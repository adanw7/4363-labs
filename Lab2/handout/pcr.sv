==> flow/design.v <==
`timescale 1ns / 1ps
module pcr(
     input clk,
     input branchTaken,
     input stall,
     input [31:0] branchPCOffset,
     output reg [31:0] PC
    );
    initial
    begin
        PC = 0;
    end
    always @(posedge clk)
    begin
        if (branchTaken  && !stall ) begin  
               PC <= PC + branchPCOffset;
          end
          else if (stall) begin  
             PC <= PC;
          end
          else begin
             PC <= PC + 4;
          end
     end
endmodule
* Step by step through the tools: pcr
The steps from the RTL of pcr to its reports follow in flow order. Line numbers count from 1 in the design file above. A cell with -- has no value.
Set-up: top module pcr, clock port clk, cell library sky130hd, timing corner tt_025C_1v80

* Elaborated design
Counts by Yosys on the flattened word-level netlist (proc, flatten, opt, wreduce; memories kept). Register bits leave out memories and registers merged into their read ports (data or address). Print and check cells are left out. Cells with the same type and inputs are merged into one.
Operators by class: add/subtract/negate cells 2, eq/ne operators 1, mux-type cells 2, reductions and logical operators 2
Operator list (count):
- 32-bit 2-to-1 mux | 2
- 32-bit by 3-bit adder with 32-bit output (second input constant) | 1
- 32-bit adder | 1
- 2-bit by 1-bit inequality test with 1-bit output (second input constant) | 1
- 1-bit logical AND | 1
- 1-bit logical NOT | 1
Word-level totals: bits in registers 32, bits of input ports 35, output and inout port bits 32, elaborated cells 8

* Logic depth
Depth = most cells in a row (Yosys ltp): at word level without a register or memory, in the mapped netlist without a sequential cell, where the memories' decode and read muxes count.
Logic depth: depth in word-level cells 3, ABC_AREA 0, gate-level depth with buffers 10, mapped depth without buffers 10

* After synthesis
Source: synth_stat.txt of the flow (Yosys; design flattened, memories mapped). It holds for the ABC_AREA given above (unset counts as 0); a run with the other value may have another netlist. The area totals of this step are shown rounded.
Cell types (count):
- sky130_fd_sc_hd__edfxtp_1 | 32
- sky130_fd_sc_hd__ha_1 | 32
- sky130_fd_sc_hd__xnor2_1 | 24
- sky130_fd_sc_hd__xor2_1 | 21
- sky130_fd_sc_hd__o21ai_0 | 35
- sky130_fd_sc_hd__nand2_1 | 46
- sky130_fd_sc_hd__a21oi_1 | 30
- sky130_fd_sc_hd__nor2_1 | 31
- sky130_fd_sc_hd__a21o_1 | 14
- sky130_fd_sc_hd__nand3_1 | 18
- sky130_fd_sc_hd__clkbuf_1 | 20
- sky130_fd_sc_hd__nand4_1 | 11
- sky130_fd_sc_hd__o211ai_1 | 8
- sky130_fd_sc_hd__a211oi_1 | 7
- sky130_fd_sc_hd__and3_1 | 8
- sky130_fd_sc_hd__inv_1 | 13
- sky130_fd_sc_hd__and4_1 | 5
- sky130_fd_sc_hd__mux2i_1 | 4
Other cell types: 43; their cells: 94.
Mapped netlist: mapped cells 453, cell area after synthesis 3760 µm², sequential area 961 µm², flip-flop cells 32, buffers 22

* Timing after synthesis
Source: OpenSTA report_checks on the synthesized netlist (no wires, ideal clock, input and output delay 20% of the period each), path of least setup slack; recovery checks are left aside. Register names are those of the netlist, which keeps one name where synthesis merged equal registers.
Timing post-synthesis: path type input to register, start point input branchPCOffset[7], end point register PC[30], clock period 3840 ps, input delay 768 ps, launch time at the first pin 768 ps, arrival 2637 ps, required time 3568 ps, path slack 931 ps, delay of the path 2141 ps, stages 8, buffers on the path 0, synthesis period reached 2909 ps
"delay of the path" is the arrival time less input delay plus setup time. "stages": output pins that drive a net of the path, with the launching flip-flop's if there is one; two outputs of one cell count as two. "synthesis period reached" = period - worst setup slack (recovery checks aside). The figure is calculated, with input and output delays left at 20% of the set period. The rows between start and end are the longest chain of elaborated cells between them; the timing report does not say that the signal goes this way. Where chains are equally long, one stands for them. Each line given opens the expression or statement behind the cell; cells for indexed reads and writes are added by Yosys, which also makes memories of some case tables. A register here has more assigning lines than the two given.
On the way, post-synthesis: cells stage by stage sky130_fd_sc_hd__ha_1 > sky130_fd_sc_hd__a21o_1 > sky130_fd_sc_hd__or3_4 > sky130_fd_sc_hd__o211ai_1 > sky130_fd_sc_hd__a31oi_1 > sky130_fd_sc_hd__a2111oi_0 > sky130_fd_sc_hd__a31o_1 > sky130_fd_sc_hd__o22ai_1, cells in the longest elaborated chain 2, elaborated cells on any way between the ends 2, classes of those cells add/sub (1); mux (1)
RTL lines, path post-synthesis:
- start: declaration | RTL line 6 | input [31:0] branchPCOffset,
- 32-bit adder | RTL line 16 | PC <= PC + branchPCOffset;
- 32-bit 2-to-1 mux | RTL line 15 | if (branchTaken  && !stall ) begin
- end: assignment | RTL line 16
- end: assignment | RTL line 22 | PC <= PC + 4;
- end: declaration | RTL line 7 | output reg [31:0] PC

* Worst path after layout
From the final timing report of job 1: the path of least setup slack in the routed layout; clock arrival at registers is part of the times. The report prints the path's times to 10 ps; the period is as set.
Timing after layout: path type register to register, start point register PC[0], end point register PC[20], clock period 1900 ps, launch time at the first pin 290 ps, arrival 2640 ps, required time 1950 ps, path slack -690 ps, stages 12, buffers on the path 1
The rows between start and end are the longest chain of elaborated cells between them; the timing report does not say that the signal goes this way. Where chains are equally long, one stands for them. A register here has more assigning lines than the two given.
On the way, after layout: cells stage by stage sky130_fd_sc_hd__edfxtp_1 > sky130_fd_sc_hd__ha_2 > sky130_fd_sc_hd__inv_2 > sky130_fd_sc_hd__fa_2 > sky130_fd_sc_hd__nor2b_2 > sky130_fd_sc_hd__o31a_1 > sky130_fd_sc_hd__o21ai_4 > sky130_fd_sc_hd__o21bai_4 > sky130_fd_sc_hd__a221oi_4 > sky130_fd_sc_hd__buf_4 > sky130_fd_sc_hd__o31a_1 > sky130_fd_sc_hd__o221a_2, cells in the longest elaborated chain 3, elaborated cells on any way between the ends 4, classes of those cells add/sub (2); mux (2)
RTL lines, path after layout:
- start: declaration | RTL line 7 | output reg [31:0] PC
- start: assignment | RTL line 16 | PC <= PC + branchPCOffset;
- start: assignment | RTL line 22 | PC <= PC + 4;
- 32-bit by 3-bit adder with 32-bit output | RTL line 22
- 32-bit 2-to-1 mux | RTL line 18 | else if (stall) begin
- 32-bit 2-to-1 mux | RTL line 15 | if (branchTaken  && !stall ) begin
- end: assignment | RTL line 16
- end: assignment | RTL line 22
- end: declaration | RTL line 7

Appendix: measured runs

Module pcr, platform sky130hd: 2 stored runs of the flow (Yosys, OpenROAD) with differing settings, in no particular order. Input and output delays are each 20% of the period that was set; the output load is 0.01 pF.
"clock period achieved": clock period set for the run, less the worst setup slack. It is reckoned from that one timing run; input and output delays stay at 20% of the period that was set.
"worst path time" = time allowed to the worst setup path (clock period - input delay - output delay, where it has them) - its slack; a late launch clock adds to it, a late capture clock takes from it.
"overall power" is the tool's figure for a default switching activity; nothing was simulated.
"worst path time" is given in steps of 10 ps.
Measured values are rounded.

[job 1] flow files
==> flow/run.sh <==
#!/bin/bash
# the make line also repeats the synthesis and layout settings of config.mk as NAME=value (left out here)
make -C /OpenROAD-flow-scripts/flow DESIGN_CONFIG=/design/flow/config.mk WORK_HOME=/design/flow/orfs CLKGATE_MAP_FILE= finish
==> flow/config.mk <==
export PLATFORM = sky130hd
export DESIGN_NAME = pcr
export DESIGN_NICKNAME = pcr
export VERILOG_FILES = /design/flow/design.v
export SDC_FILE = /design/flow/constraint.sdc
export NUM_CORES = 4
export LEC_CHECK = 0
export CAP_MARGIN = 20
export CORE_MARGIN = 2
export CORE_UTILIZATION = 40
export SLEW_MARGIN = 20
==> flow/constraint.sdc <==
create_clock -name core_clock -period 1.9 [get_ports {clk}]
set_input_delay 0.3800 -clock core_clock [delete_from_list [all_inputs] [get_ports {clk}]]
set_output_delay 0.3800 -clock core_clock [all_outputs]
set_load 0.01 [all_outputs]

[job 1] result: mapped cell area after synthesis 3760 µm²; full die area 10200 µm²; standard-cell area after routing 6410 µm²; utilization after routing 0.697; worst setup slack after layout -687 ps; sum of negative setup slack -11800 ps; worst hold slack 599 ps; overall power 4140 uW; clock period achieved 2587 ps; worst path time 2590 ps; critical path kind register to register

[job 2] flow files
==> flow/run.sh <==
#!/bin/bash
# the make line also repeats the synthesis and layout settings of config.mk as NAME=value (left out here)
make -C /OpenROAD-flow-scripts/flow DESIGN_CONFIG=/design/flow/config.mk WORK_HOME=/design/flow/orfs CLKGATE_MAP_FILE= finish
==> flow/config.mk <==
export PLATFORM = sky130hd
export DESIGN_NAME = pcr
export DESIGN_NICKNAME = pcr
export VERILOG_FILES = /design/flow/design.v
export SDC_FILE = /design/flow/constraint.sdc
export NUM_CORES = 4
export LEC_CHECK = 0
export CAP_MARGIN = 0
export CORE_MARGIN = 2
export CORE_UTILIZATION = 47
export CTS_CLUSTER_DIAMETER = 337
export GPL_ROUTABILITY_DRIVEN = 1
export GPL_TIMING_DRIVEN = 0
export HOLD_SLACK_MARGIN = 0.28
export MIN_ROUTING_LAYER = met1
export PLACE_DENSITY_LB_ADDON = 0.24
export SLEW_MARGIN = 25
==> flow/constraint.sdc <==
create_clock -name core_clock -period 1.99 [get_ports {clk}]
set_input_delay 0.3980 -clock core_clock [delete_from_list [all_inputs] [get_ports {clk}]]
set_output_delay 0.3980 -clock core_clock [all_outputs]
set_load 0.01 [all_outputs]

[job 2] result: mapped cell area after synthesis 3760 µm²; full die area 8730 µm²; standard-cell area after routing 6000 µm²; utilization after routing 0.777; worst setup slack after layout -715 ps; sum of negative setup slack -11800 ps; worst hold slack 603 ps; overall power 4070 uW; clock period achieved 2705 ps; worst path time 2310 ps; critical path kind input to register
